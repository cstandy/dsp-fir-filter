==> flow/design.v <==
`timescale 1ns / 1ps
module FIR(
input clk,
input reset,
input [7:0] din,
input [7:0] c0,
input [7:0] c1,
input [7:0] c2,
output [15:0] dout
    );
wire[15:0] mult_out2, mult_out1, mult_out0;
wire[15:0] add_out1,add_out2;
wire[15:0] d1_out,d2_out;
assign mult_out2 = din * c2;
assign mult_out1 = din * c1;
assign mult_out0 = din * c0;
dff d1 (.clk(clk),.reset(reset),.din(mult_out2),.dout(d1_out));
assign add_out1 = d1_out + mult_out1;
dff d2 (.clk(clk),.reset(reset),.din(add_out1),.dout(d2_out));
assign add_out2 = d2_out + mult_out0;
assign dout = add_out2;  
endmodule
module dff(
input clk,
input reset,
input[15:0] din,
output reg[15:0] dout
);
always @ (posedge clk)
begin
    if (reset)
        dout <= 0;
    else 
        dout <= din;
end
endmodule
# ---- From RTL to reports: FIR
# The steps from the RTL of FIR to its reports follow in flow order.
# Line numbers count from 1 in the design file above.
# The mark - stands for no value.
dict set report inputs {
  top {FIR}
  clock {clk}
  lib {sky130hd}
  lib_corner {tt_025C_1v80}
}

# ---- Elaborated design
# Counts by Yosys on the flattened word-level netlist (proc, flatten, opt, wreduce; memories kept). Register bits leave out memories and registers merged into their read ports (data or address); mux counts leave out enables and synchronous resets folded into registers. Print and check cells are left out. Cells with the same type and inputs are merged into one.
dict set report word_totals {
  regBits 32
  inputBits 34
  elab_cells 7
}
dict set report op_classes {
  n_addsub 2
  multipliers 3
}
# op count
set op_table {}
lappend op_table {{8-bit by 8-bit multiplier with 16-bit output} 3}
lappend op_table {{16-bit adder} 2}

# ---- Longest topological paths
# Longest topological path by Yosys (ltp), each cell counted once; first at word level (registers and memories cut), then after technology mapping (sequential cells cut; the memories' decode and read muxes count).
dict set report logic_depth {
  depth_word 2
  ABC_AREA 0
  ltp_mapped 17
}

# ---- Netlist
# Source: synth_stat.txt of the flow (Yosys; design flattened, memories mapped). It holds for the ABC_AREA given above (unset counts as 0); a run with the other value may have another netlist.
# cell count type_area_um2
set types {}
lappend types {sky130_fd_sc_hd__fa_1 136 2.72E+03}
lappend types {sky130_fd_sc_hd__ha_1 106 1.33E+03}
lappend types {sky130_fd_sc_hd__inv_1 238 893.357}
lappend types {sky130_fd_sc_hd__and2_1 126 788.256}
lappend types {sky130_fd_sc_hd__dfxtp_1 32 640.614}
lappend types {sky130_fd_sc_hd__nand2_1 76 285.274}
lappend types {sky130_fd_sc_hd__nor2_1 38 142.637}
lappend types {sky130_fd_sc_hd__xnor2_1 12 105.101}
lappend types {sky130_fd_sc_hd__a21oi_1 20 100.096}
lappend types {sky130_fd_sc_hd__nor2b_1 15 93.84}
lappend types {sky130_fd_sc_hd__xor2_1 10 87.584}
lappend types {sky130_fd_sc_hd__a21o_1 11 82.579}
lappend types {sky130_fd_sc_hd__clkbuf_1 21 78.826}
lappend types {sky130_fd_sc_hd__mux2_2 5 56.304}
lappend types {sky130_fd_sc_hd__nor3_1 11 55.053}
lappend types {sky130_fd_sc_hd__o21a_1 7 52.55}
lappend types {sky130_fd_sc_hd__a211oi_1 5 37.536}
lappend types {sky130_fd_sc_hd__nand2b_1 6 37.536}
# Not listed: further types 37, cells in them 63.
dict set report mapped {
  cells 938
  yosys_area_um2 8087.8
  seq_area_um2 640.6
  ffs 32
}
# The figures by module come from a second, unflattened synthesis with its own total; it is not the netlist above.
dict set report hier_totals {
  cells_unflattened 957
  area_unflattened_um2 8281.7
}
# Rows give one instance, submodules left out.
# module n_inst n_cells mod_area_um2
set by_module {}
lappend by_module {FIR 1 891 7353.3}
lappend by_module {dff 2 33 464.2}

# ---- Path before layout
# Source: OpenSTA report_checks on the synthesized netlist (no wires, ideal clock, input and output delay 20% of the period each), path of least setup slack; recovery checks are left aside. Register names are those of the netlist, which keeps one name where synthesis merged equal registers.
dict set report synth_timing {
  path_kind {input -> output}
  start {in din[5]}
  end {out dout[13]}
  clock_period_ps 6460
  input_delay_ps 1292
  launch_ps 1292
  arrival_time_ps 5045
  t_required_ps 5168
  slack_ps 123
  path_delay_ps 3753
  path_stages 15
  synth_period_reached_ps 6337
}
# "path_delay_ps" is the arrival time less input delay plus setup time.
# A path that ends at an output port has no setup time.
# "path_stages": output pins that drive a net of the path, with the launching flip-flop's if there is one; two outputs of one cell count as two.
# "synth_period_reached_ps" is the clock period less the worst setup slack; recovery checks do not enter. This is arithmetic on one report: input and output delays are still those of the set period (20% each).
# The rows between start and end are the longest chain of elaborated cells between them; the timing report does not say that the signal goes this way. Where chains are equally long, one stands for them.
# A line is the first line of the expression or statement that the cell stems from. Yosys adds cells for indexed reads and writes and turns some case tables into memories.
dict set report synth_between {
  cell_sequence {sky130_fd_sc_hd__clkbuf_1 > sky130_fd_sc_hd__nand2_1 > sky130_fd_sc_hd__fa_1 > sky130_fd_sc_hd__fa_1 > sky130_fd_sc_hd__inv_1 > sky130_fd_sc_hd__fa_1 > sky130_fd_sc_hd__inv_1 > sky130_fd_sc_hd__fa_1 > sky130_fd_sc_hd__inv_1 > sky130_fd_sc_hd__ha_1 > sky130_fd_sc_hd__o21a_1 > sky130_fd_sc_hd__o31a_1 > sky130_fd_sc_hd__o21ai_1 > sky130_fd_sc_hd__nor2b_1 > sky130_fd_sc_hd__o311ai_1}
  elab_chain_cells 2
  cone_cells 2
  lines_between 2
  cone_classes {1 x add/sub; 1 x mul}
}
# item line_no
set synth_rtl {}
lappend synth_rtl {{start, declared} 5} ;# input [7:0] din,
lappend synth_rtl {{8-bit by 8-bit multiplier with 16-bit output} 16} ;# assign mult_out0 = din * c0;
lappend synth_rtl {{16-bit adder} 20} ;# assign add_out2 = d2_out + mult_out0;
lappend synth_rtl {{end, declared} 9} ;# output [15:0] dout

# ---- Worst path after layout
# Path of least setup slack in the final report of entry A (OpenROAD, finished layout, wires in). Where an end is a register, its clock arrival counts in the times.
# The report prints the path's times to 10 ps; the period is as set.
dict set report layout_timing {
  path_kind {input -> output}
  start {in c0[5]}
  end {out dout[13]}
  clock_period_ps 6840
  input_delay_ps 1370
  launch_ps 1370
  arrival_time_ps 5360
  t_required_ps 5470
  slack_ps 120
  path_stages 17
}
# The rows between start and end are the longest chain of elaborated cells between them; the timing report does not say that the signal goes this way. Where chains are equally long, one stands for them.
dict set report layout_between {
  cell_sequence {sky130_fd_sc_hd__dlygate4sd2_1 > sky130_fd_sc_hd__buf_4 > sky130_fd_sc_hd__and2_1 > sky130_fd_sc_hd__fa_1 > sky130_fd_sc_hd__inv_1 > sky130_fd_sc_hd__fa_1 > sky130_fd_sc_hd__fa_1 > sky130_fd_sc_hd__fa_1 > sky130_fd_sc_hd__inv_1 > sky130_fd_sc_hd__ha_1 > sky130_fd_sc_hd__buf_4 > sky130_fd_sc_hd__a21oi_2 > sky130_fd_sc_hd__buf_4 > sky130_fd_sc_hd__nor2_1 > sky130_fd_sc_hd__a311oi_2 > sky130_fd_sc_hd__o311ai_2 > sky130_fd_sc_hd__buf_2}
  elab_chain_cells 2
  cone_cells 2
  lines_between 2
  cone_classes {1 x add/sub; 1 x mul}
}
# item line_no
set layout_rtl {}
lappend layout_rtl {{start, declared} 6} ;# input [7:0] c0,
lappend layout_rtl {{8-bit by 8-bit multiplier with 16-bit output} 16} ;# assign mult_out0 = din * c0;
lappend layout_rtl {{16-bit adder} 20} ;# assign add_out2 = d2_out + mult_out0;
lappend layout_rtl {{end, declared} 9} ;# output [15:0] dout

# Settings and measured results of 2 stored flow runs for module FIR (sky130hd), not sorted in any way. The constraints put input and output delay at 20% of the set period each and load the outputs with 0.01 pF.
# "worst_path_allowed_less_slack_ps" is the time allowed to the run's worst setup path (the clock period less input and output delay, where it has them) less its slack. Clock arrival times count: a late capture clock shortens it, a late launch clock lengthens it.
# "fin_power_mw" is the tool's figure for a default switching activity; nothing was simulated.
# "worst_path_allowed_less_slack_ps" is given in steps of 10 ps.
run="entry A" settings period_ns=6.84 CORE_UTILIZATION=49 PLACE_DENSITY=0.63 CORE_ASPECT_RATIO=1.03 CORE_MARGIN=9 CELL_PAD_IN_SITES_GLOBAL_PLACEMENT=0 CELL_PAD_IN_SITES_DETAIL_PLACEMENT=0 GPL_ROUTABILITY_DRIVEN=0 SLEW_MARGIN=20 CAP_MARGIN=20
run="entry A" results total_die_area_um2=21455.0 setupTns_ps=0 fin_power_mw=4.371 util_pct=58.6 worst_path_allowed_less_slack_ps=3990 timing.worst_path_kind="input -> output" synth_area_um2=8087.8 final_setup_ws_ps=117
run="entry B" settings period_ns=12.3 CORE_UTILIZATION=48 PLACE_DENSITY_LB_ADDON=0.12 CORE_ASPECT_RATIO=0.99 CORE_MARGIN=9 CELL_PAD_IN_SITES_GLOBAL_PLACEMENT=2 ABC_AREA=1 CAP_MARGIN=20 SLEW_MARGIN=20
run="entry B" results synth_area_um2=8598.2 worst_path_allowed_less_slack_ps=4610 timing.worst_path_kind="input -> output" total_die_area_um2=23055.7 setupTns_ps=0 fin_power_mw=2.268 final_setup_ws_ps=2775 util_pct=53.7
