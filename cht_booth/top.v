==> flow/design.v <==
module booth_encoder(inv, shift, in);
output reg       inv;
output reg [1:0] shift;  
input  [2:0] in;
wire a = in[2];
wire b = in[1];
wire c = in[0];
reg high;
reg low;
always @(in) begin
	inv = a & ~(b & c);
	high = (~a & b & c) | ~(~a | b | c);
	low = ~(b | ~c) | ~(~b | c);
	shift = {high, low};
end
endmodule
module mux2_1(out, in1, in2, select);
output out;
input in1, in2, select;
wire T1, T2, selectbar;
and (T1, in2, select);
nor (T2, ~in1, select);
or (out, T1, T2);
endmodule
module mux2_1_10b(out, in1, in2, select);
input  [9:0] in1;
input  [9:0] in2;
input        select;
output [9:0] out;
mux2_1 mux0(.out(out[0]), .in1(in1[0]), .in2(in2[0]), .select(select));
mux2_1 mux1(.out(out[1]), .in1(in1[1]), .in2(in2[1]), .select(select));
mux2_1 mux2(.out(out[2]), .in1(in1[2]), .in2(in2[2]), .select(select));
mux2_1 mux3(.out(out[3]), .in1(in1[3]), .in2(in2[3]), .select(select));
mux2_1 mux4(.out(out[4]), .in1(in1[4]), .in2(in2[4]), .select(select));
mux2_1 mux5(.out(out[5]), .in1(in1[5]), .in2(in2[5]), .select(select));
mux2_1 mux6(.out(out[6]), .in1(in1[6]), .in2(in2[6]), .select(select));
mux2_1 mux7(.out(out[7]), .in1(in1[7]), .in2(in2[7]), .select(select));
mux2_1 mux8(.out(out[8]), .in1(in1[8]), .in2(in2[8]), .select(select));
mux2_1 mux9(.out(out[9]), .in1(in1[9]), .in2(in2[9]), .select(select));
endmodule 
module select_m(out, in, sel);
output [9:0] out;
input  [7:0] in;
input  [2:0] sel;
wire         _inv   = sel[2];
wire   [1:0] _shift = sel[1:0];
wire   [8:0] _in    = {in[7], in};  
wire   [8:0] in_b   = ~_in + 1'b1;
wire   [9:0] out1;
wire   [9:0] out2;
wire   [9:0] out3;
mux2_1_10b muxA(.out(out1), .in1({_in, 1'b0} ), .in2({_in[8], _in}  ), .select(_shift[0]));
mux2_1_10b muxB(.out(out2), .in1({in_b, 1'b0}), .in2({in_b[8], in_b}), .select(_shift[0]));
mux2_1_10b muxC(.out(out3), .in1(out1        ), .in2(out2           ), .select(_inv));
mux2_1_10b muxD(.out(out),  .in1(out3        ), .in2(10'b0          ), .select(~_shift[0] & ~_shift[1]));
endmodule
module mux2_1_16b(out, in1, in2, select);
input  [15:0] in1;
input  [15:0] in2;
input         select;
output [15:0] out;
mux2_1 mux0 (.out(out[ 0]), .in1(in1[ 0]), .in2(in2[ 0]), .select(select));
mux2_1 mux1 (.out(out[ 1]), .in1(in1[ 1]), .in2(in2[ 1]), .select(select));
mux2_1 mux2 (.out(out[ 2]), .in1(in1[ 2]), .in2(in2[ 2]), .select(select));
mux2_1 mux3 (.out(out[ 3]), .in1(in1[ 3]), .in2(in2[ 3]), .select(select));
mux2_1 mux4 (.out(out[ 4]), .in1(in1[ 4]), .in2(in2[ 4]), .select(select));
mux2_1 mux5 (.out(out[ 5]), .in1(in1[ 5]), .in2(in2[ 5]), .select(select));
mux2_1 mux6 (.out(out[ 6]), .in1(in1[ 6]), .in2(in2[ 6]), .select(select));
mux2_1 mux7 (.out(out[ 7]), .in1(in1[ 7]), .in2(in2[ 7]), .select(select));
mux2_1 mux8 (.out(out[ 8]), .in1(in1[ 8]), .in2(in2[ 8]), .select(select));
mux2_1 mux9 (.out(out[ 9]), .in1(in1[ 9]), .in2(in2[ 9]), .select(select));
mux2_1 mux10(.out(out[10]), .in1(in1[10]), .in2(in2[10]), .select(select));
mux2_1 mux11(.out(out[11]), .in1(in1[11]), .in2(in2[11]), .select(select));
mux2_1 mux12(.out(out[12]), .in1(in1[12]), .in2(in2[12]), .select(select));
mux2_1 mux13(.out(out[13]), .in1(in1[13]), .in2(in2[13]), .select(select));
mux2_1 mux14(.out(out[14]), .in1(in1[14]), .in2(in2[14]), .select(select));
mux2_1 mux15(.out(out[15]), .in1(in1[15]), .in2(in2[15]), .select(select));
endmodule
module cla_1b(s, cin, p, g, a, b);
	input a, b, cin;
	output s;
    output p;
    output g;
    wire p;
    wire g;
    xor(p, a, b);
    xor(s, p, cin);
    and(g, a, b);
endmodule
module cla_logic(pg, gg, cout, p, g, cin);
  input [3:0] p;
  input [3:0] g;
  input cin;
  output reg [3:0] cout;
  output reg pg;
  output reg gg;
  always @(*) begin
    cout[0] = g[0] | (p[0] & cin);
    cout[1] = g[1] | (g[0] & p[1]) | (cin & p[0] & p[1]);
    cout[2] = g[2] | (g[1] & p[2]) | (g[0] & p[1] & p[2]) |
              (cin & p[0] & p[1] & p[2]);
    cout[3] = g[3] | (g[2] & p[3]) | (g[1] & p[2] & p[3]) |
              (g[0] & p[1] & p[2] & p[3]) | (cin & p[0] & p[1] & p[2] & p[3]);
    pg = p[0] & p[1] & p[2] & p[3];
    gg = g[3] | (g[2] & p[3]) | (g[1] & p[2] & p[3]) |
              (g[0] & p[1] & p[2] & p[3]);
  end
endmodule
module cla_4b(s, cin, pg, gg, cout, a, b);
  input [3:0] a;
  input [3:0] b;
  input       cin;
  output [3:0] s;
  output       pg;
  output       gg;
  output reg   cout;
  wire [3:0] p;
  wire [3:0] g;
  wire [3:0] c;
  cla_1b fa0(.s(s[0]), .cin(cin ), .p(p[0]), .g(g[0]), .a(a[0]), .b(b[0]));
  cla_1b fa1(.s(s[1]), .cin(c[0]), .p(p[1]), .g(g[1]), .a(a[1]), .b(b[1]));
  cla_1b fa2(.s(s[2]), .cin(c[1]), .p(p[2]), .g(g[2]), .a(a[2]), .b(b[2]));
  cla_1b fa3(.s(s[3]), .cin(c[2]), .p(p[3]), .g(g[3]), .a(a[3]), .b(b[3]));
  cla_logic cla_l1(.pg(pg), .gg(gg), .cout(c), .p(p), .g(g), .cin(cin));
  always @(*) begin
    cout = c[3];
  end
endmodule
module cla_16b(s, cin, pg, gg, cout, a, b);
  input [15:0] a;
  input [15:0] b;
  input        cin;
  output [15:0] s;
  output        pg;
  output        gg;
  output reg    cout;
  wire [3:0] p;
  wire [3:0] g;
  wire [3:0] c;
  cla_4b ca0(.s(s[3 :0 ]), .cin(cin ), .pg(p[0]), .gg(g[0]), .a(a[3 :0 ]), .b(b[3 :0 ]));
  cla_4b ca1(.s(s[7 :4 ]), .cin(c[0]), .pg(p[1]), .gg(g[1]), .a(a[7 :4 ]), .b(b[7 :4 ]));
  cla_4b ca2(.s(s[11:8 ]), .cin(c[1]), .pg(p[2]), .gg(g[2]), .a(a[11:8 ]), .b(b[11:8 ]));
  cla_4b ca3(.s(s[15:12]), .cin(c[2]), .pg(p[3]), .gg(g[3]), .a(a[15:12]), .b(b[15:12]));
  cla_logic cla_l2(.pg(pg), .gg(gg), .cout(c), .p(p), .g(g), .cin(cin));
  always @(*) begin
    cout = c[3];
  end
endmodule
module booth_mult(product, multiplicand, multiplier);
input  [8-1:0]   multiplicand;
input  [8-1:0]   multiplier;
output [2*8-1:0] product;
wire   [8-1:0]   m   = multiplier;
wire   [8-1:0]   md  = multiplicand;
wire [3:0] inv;
wire [1:0] shift [0:3];
wire [8+1:0]   temp_a [0:3];  
wire [2*8-1:0] a      [0:3];  
wire [2*8-1:0] p_sum  [0:1];  
wire [2*8-1:0] sum;           
assign product = sum;
booth_encoder be1(.inv(inv[0]), .shift(shift[0]), .in({m[1:0], 1'b0}));
booth_encoder be2(.inv(inv[1]), .shift(shift[1]), .in(m[3:1]        ));
booth_encoder be3(.inv(inv[2]), .shift(shift[2]), .in(m[5:3]        ));
booth_encoder be4(.inv(inv[3]), .shift(shift[3]), .in(m[7:5]        ));
select_m sm1(.out(temp_a[0]), .in(md), .sel({inv[0], shift[0]}));
select_m sm2(.out(temp_a[1]), .in(md), .sel({inv[1], shift[1]}));
select_m sm3(.out(temp_a[2]), .in(md), .sel({inv[2], shift[2]}));
select_m sm4(.out(temp_a[3]), .in(md), .sel({inv[3], shift[3]}));
mux2_1_16b m1(.out(a[0]), .in1({6'b0, temp_a[0]}      ), .in2({6'b11_1111, temp_a[0]}      ), .select(temp_a[0][8+1]));
mux2_1_16b m2(.out(a[1]), .in1({4'b0, temp_a[1], 2'b0}), .in2({4'b1111,    temp_a[1], 2'b0}), .select(temp_a[1][8+1]));
mux2_1_16b m3(.out(a[2]), .in1({2'b0, temp_a[2], 4'b0}), .in2({2'b11,      temp_a[2], 4'b0}), .select(temp_a[2][8+1]));
mux2_1_16b m4(.out(a[3]), .in1({      temp_a[3], 6'b0}), .in2({            temp_a[3], 6'b0}), .select(temp_a[3][8+1]));
cla_16b cla_16b_1(.s(p_sum[0]), .cin(1'b0), .a(a[0]    ), .b(a[1]    ));
cla_16b cla_16b_2(.s(p_sum[1]), .cin(1'b0), .a(a[2]    ), .b(a[3]    ));
cla_16b cla_16b_3(.s(sum     ), .cin(1'b0), .a(p_sum[0]), .b(p_sum[1]));
endmodule
module dff_16b(dout, din, clk, rst);
  input             clk;
  input             rst;
  input [15:0]      din;
  output reg [15:0] dout;
  always @(posedge clk) begin
    if (rst)
      dout <= 0;
    else 
      dout <= din;
    end
endmodule
module top(y, x, c0, c1, c2, clk, rst);
input                        clk;
input                        rst;
input  [8-1:0]   x;
input  [8-1:0]   c0;
input  [8-1:0]   c1;
input  [8-1:0]   c2;
output [2*8-1:0] y;
wire   [8-1:0]   c      [0:2];
wire   [2*8-1:0] cx     [0:2];
wire   [2*8-1:0] dff_in;
wire   [2*8-1:0] dff    [0:1];
assign c[0] = c0;
assign c[1] = c1;
assign c[2] = c2;
booth_mult m1(.product(cx[0]), .multiplicand(x), .multiplier(c[0]));
booth_mult m2(.product(cx[1]), .multiplicand(x), .multiplier(c[1]));
booth_mult m3(.product(cx[2]), .multiplicand(x), .multiplier(c[2]));
dff_16b d1(.clk(clk), .rst(rst), .din(cx[0] ), .dout(dff[0]));
dff_16b d2(.clk(clk), .rst(rst), .din(dff_in), .dout(dff[1]));
cla_16b ca1(.s(dff_in), .cin(1'b0), .a(dff[0]), .b(cx[1]));
cla_16b ca2(.s(y),      .cin(1'b0), .a(dff[1]), .b(cx[2]));
endmodule
==> Tool chain data of top <==
The steps from the RTL of top to its reports follow in flow order.
Lines are those of the file above, counted from 1.
Cell names lack the library's common part.
{ "inputs": {"top": "top", "clock_port": "clk", "library": "sky130hd", "lib_corner": "tt_025C_1v80"} }

==> Word level <==
Yosys after proc, flatten, opt, wreduce and memory -nomap, before mapping. Enables and synchronous resets that opt folds into registers are not counted as muxes. Print and check cells are not counted. Equal cells are merged and count once.
{ "bits": {"wordCells": 3329, "reg_bits": 32, "output_inout_bits": 16, "in_bits": 34} }
{ "classes": {"addsub": 1, "n_logic": 3326} }
{ "ops": {"columns": ["operator", "n"], "rows": [
  ["bitwise OR 1 bit", 1293],
  ["bitwise AND 1 bit", 912],
  ["inverter 1 bit", 863],
  ["bitwise XOR 1 bit", 257],
  ["adder 9 x 1 -> 9 bit (second input constant)", 1],
  ["inverter 9 bit", 1]
]} }

==> Longest topological paths <==
Depth = most cells in a row (Yosys ltp): at word level without a register or memory, in the mapped netlist without a sequential cell, where the memories' decode and read muxes count.
{ "depth": {"word_depth": 47, "ABC_AREA": 0, "mapped_depth": 36, "ltp_nobuf": 34} }

==> Mapped cells and area <==
Yosys stat after the flow's synthesis: flattened, memories mapped to cells. It holds for the ABC_AREA given above (unset counts as 0); a run with the other value may have another netlist.
{ "types": {"columns": ["cell", "n", "type_area_um2"], "rows": [
  ["ha_1", 153, 1.91E+03],
  ["xnor2_1", 92, 805.773],
  ["fa_1", 38, 760.73],
  ["nor2_1", 191, 716.938],
  ["dfxtp_1", 32, 640.614],
  ["a21oi_1", 86, 430.413],
  ["xor2_1", 38, 332.819],
  ["o21a_1", 44, 330.317],
  ["inv_1", 83, 311.549],
  ["nand2_1", 71, 266.506],
  ["nand2b_1", 37, 231.472],
  ["a211oi_1", 28, 210.202],
  ["o21ai_0", 42, 210.202],
  ["a21o_1", 26, 195.187],
  ["mux2i_1", 19, 190.182],
  ["nor2b_1", 28, 175.168],
  ["clkbuf_1", 46, 172.666],
  ["nor3_1", 25, 125.12]
]} }
Other cell types: 41; their cells: 159.
{ "mapped": {"stdcells": 1238, "ffs": 32, "sequential_area_um2": 640.6, "n_buf": 85, "yosys_area_um2": 9301.4} }
By module: a second synthesis without flattening, with its own total; a netlist apart from the flattened one above.
{ "unflattened": {"cells_unflattened": 2081, "area_unflattened_um2": 21364.2} }
Each row is one instance without its submodules.
{ "modules": {"columns": ["module", "n_cells", "mod_area_um2", "instances", "seq_area_um2"], "rows": [
  ["mux2_1", 1, 15.0, 672, 0.0],
  ["cla_logic", 12, 75.1, 55, 0.0],
  ["cla_1b", 2, 21.3, 176, 0.0],
  ["select_m", 20, 147.6, 12, 0.0],
  ["dff_16b", 33, 464.2, 2, 320.3],
  ["booth_encoder", 7, 56.3, 12, 0.0],
  ["booth_mult", 2, 7.5, 3, 0.0],
  ["top", 1, 3.8, 1, 0.0],
  ["cla_16b", 0, 0.0, 11, 0.0],
  ["cla_4b", 0, 0.0, 44, 0.0],
  ["mux2_1_10b", 0, 0.0, 48, 0.0],
  ["mux2_1_16b", 0, 0.0, 12, 0.0]
]} }

==> Path before layout <==
Source: OpenSTA report_checks on the synthesized netlist (no wires, ideal clock, input and output delay 20% of the period each), path of least setup slack; recovery checks are left aside. Register names are those of the netlist, which keeps one name where synthesis merged equal registers.
{ "synth_timing": {"path_type": "input-to-output", "start": "in x[1]", "end": "out y[15]", "period_ns": 14.2, "t_required_ns": 11.360, "path_slack_ns": 2.549, "input_delay_ns": 2.840, "path_buffers": 5, "delay_ns": 5.971, "t_first_pin_ns": 2.840, "arrival_time_ns": 8.811, "output_delay_ns": 2.840, "driving_pins": 35, "period_less_setup_slack_ns": 11.651} }
"delay_ns" is the arrival time less input delay plus setup time.
At an output port there is no setup time.
"driving_pins" counts driving pins, that of a launching flip-flop among them; a cell with two outputs on the path counts twice.
"period_less_setup_slack_ns" is the clock period less the worst setup slack; recovery checks do not enter. This is arithmetic on one report: input and output delays are still those of the set period (20% each).
Between the ends stands the longest chain of elaborated cells between them, by number of cells; it is not shown to be the way that was timed. Of several equally long chains one is given.
Each line given opens the expression or statement behind the cell; cells for indexed reads and writes are added by Yosys, which also makes memories of some case tables.
{ "synth_between": {"cell_sequence": "inv_1 clkbuf_1 ha_1 or3b_1 buf_2 or3_1 buf_2 buf_2 nand2_1 xnor2_1 a22o_1 ha_1 a21o_1 a21o_1 inv_1 fa_1 inv_1 ha_1 ha_1 o21a_1 o21a_1 nor2_1 xnor2_1 ha_1 o21a_1 nor2_1 a21oi_1 ha_1 o21a_1 o21a_1 nor2_1 xnor2_1 xnor2_1 xnor2_1 buf_4", "elab_chain_cells": 44, "cells_between": 828, "classes_between": "add/sub (1); logic (827)"} }
{ "synth_rtl": {"columns": ["element", "line_no", "rtl"], "rows": [
  ["start, declared", 193, "input  [8-1:0]   x;"],
  ["inverter 9 bit", 48, "wire   [8:0] in_b   = ~_in + 1'b1;"],
  ["adder 9 x 1 -> 9 bit", 48, null],
  ["inverter 1 bit", 22, "nor (T2, ~in1, select);"],
  ["bitwise OR 1 bit", 22, null],
  ["inverter 1 bit", 22, null],
  ["bitwise OR 1 bit", 23, "or (out, T1, T2);"],
  ["bitwise AND 1 bit", 21, "and (T1, in2, select);"],
  ["[... 25 more ...]", null, null],
  ["bitwise XOR 1 bit", 86, "xor(p, a, b);"],
  ["bitwise AND 1 bit", 105, "gg = g[3] | (g[2] & p[3]) | (g[1] & p[2] & p[3]) |"],
  ["bitwise OR 1 bit (3 in a row)", 105, null],
  ["bitwise OR 1 bit (2 in a row)", 100, "cout[2] = g[2] | (g[1] & p[2]) | (g[0] & p[1] & p[2]) |"],
  ["bitwise AND 1 bit (3 in a row)", 101, "(cin & p[0] & p[1] & p[2]);"],
  ["bitwise OR 1 bit", 100, null],
  ["bitwise XOR 1 bit", 87, "xor(s, p, cin);"],
  ["end, declared", 197, "output [2*8-1:0] y;"]
]} }
Nets of the timed path that keep an RTL name, with a line that drives or declares them; the list need not be complete.
{ "synth_nets": {"columns": ["signal", "line_no"], "rows": [
  ["ca2.ca3.fa3.s", 87]
]} }

==> Path in the finished layout <==
Path of least setup slack in the final report of flow run 1 (OpenROAD, finished layout, wires in). Where an end is a register, its clock arrival counts in the times.
{ "layout_timing": {"path_type": "input-to-output", "start": "in x[0]", "end": "out y[15]", "path_buffers": 2, "input_delay_ns": 2.04, "arrival_time_ns": 7.84, "driving_pins": 30, "period_ns": 10.2, "t_first_pin_ns": 2.04, "output_delay_ns": 2.04, "t_required_ns": 8.16, "path_slack_ns": 0.32} }
Between the ends stands the longest chain of elaborated cells between them, by number of cells; it is not shown to be the way that was timed. Of several equally long chains one is given.
{ "layout_between": {"cell_sequence": "dlygate4sd2_1 inv_2 ha_4 or3b_4 or3_4 nand2_1 xnor2_1 a22o_1 ha_1 a21o_1 a21o_1 ha_1 o21a_1 o21a_1 nor2_1 xnor2_1 ha_1 a21oi_1 o21a_1 fa_1 inv_1 ha_1 ha_1 o21a_1 o21a_1 nor2_2 xnor2_1 xnor2_1 xnor2_1 buf_2", "elab_chain_cells": 44, "cells_between": 857, "classes_between": "add/sub (1); logic (856)"} }
{ "layout_rtl": {"columns": ["element", "line_no", "rtl"], "rows": [
  ["start, declared", 193, "input  [8-1:0]   x;"],
  ["inverter 9 bit", 48, "wire   [8:0] in_b   = ~_in + 1'b1;"],
  ["adder 9 x 1 -> 9 bit", 48, null],
  ["inverter 1 bit", 22, "nor (T2, ~in1, select);"],
  ["bitwise OR 1 bit", 22, null],
  ["inverter 1 bit", 22, null],
  ["bitwise OR 1 bit", 23, "or (out, T1, T2);"],
  ["bitwise AND 1 bit", 21, "and (T1, in2, select);"],
  ["[... 25 more ...]", null, null],
  ["bitwise XOR 1 bit", 86, "xor(p, a, b);"],
  ["bitwise AND 1 bit", 105, "gg = g[3] | (g[2] & p[3]) | (g[1] & p[2] & p[3]) |"],
  ["bitwise OR 1 bit (3 in a row)", 105, null],
  ["bitwise OR 1 bit (2 in a row)", 100, "cout[2] = g[2] | (g[1] & p[2]) | (g[0] & p[1] & p[2]) |"],
  ["bitwise AND 1 bit (3 in a row)", 101, "(cin & p[0] & p[1] & p[2]);"],
  ["bitwise OR 1 bit", 100, null],
  ["bitwise XOR 1 bit", 87, "xor(s, p, cin);"],
  ["end, declared", 197, "output [2*8-1:0] y;"]
]} }

Measured results for top: 2 stored runs of the Yosys and OpenROAD flow on sky130hd. The settings differ; the order carries no meaning. The constraints put input and output delay at 20% of the set period each and load the outputs with 0.01 pF.
"achieved clock period (ns)" = clock period - worst setup slack. The figure is calculated, with input and output delays left at 20% of the set period.
"worst setup path time (ns)": the worst setup path's part of the clock period (all of it between registers, 20% less for each end at a port) less its slack. A launch clock that arrives late makes it longer, a capture clock that arrives late makes it shorter.
"finish__power__total" rests on the timing tool's default activity at the inputs, not on a simulated workload.

settings of flow run 1
{
  "period_ns": 10.2,
  "CAP_MARGIN": 20,
  "CORE_MARGIN": 2,
  "CORE_UTILIZATION": 40,
  "SLEW_MARGIN": 20
}
report of flow run 1
yosys chip area after synthesis (um^2): 9301.4
finish__design__die__area: 24489.1
finish__design__instance__utilization: 0.4791
finish__timing__setup__ws: 0.324
finish__timing__setup__tns: 0.000
finish__power__total: 2.702e-03
achieved clock period (ns): 9.876
worst setup path time (ns): 5.80
worst setup path kind: input-to-output

settings of flow run 2
{
  "period_ns": 14.4,
  "CORE_UTILIZATION": 58,
  "SETUP_SLACK_MARGIN": -0.01,
  "PLACE_DENSITY_LB_ADDON": 0.13,
  "CELL_PAD_IN_SITES_GLOBAL_PLACEMENT": 3,
  "TNS_END_PERCENT": 75,
  "CTS_CLUSTER_SIZE": 52,
  "CAP_MARGIN": 20,
  "CORE_MARGIN": 2,
  "SLEW_MARGIN": 20
}
report of flow run 2: did not finish, place, FLW-0024
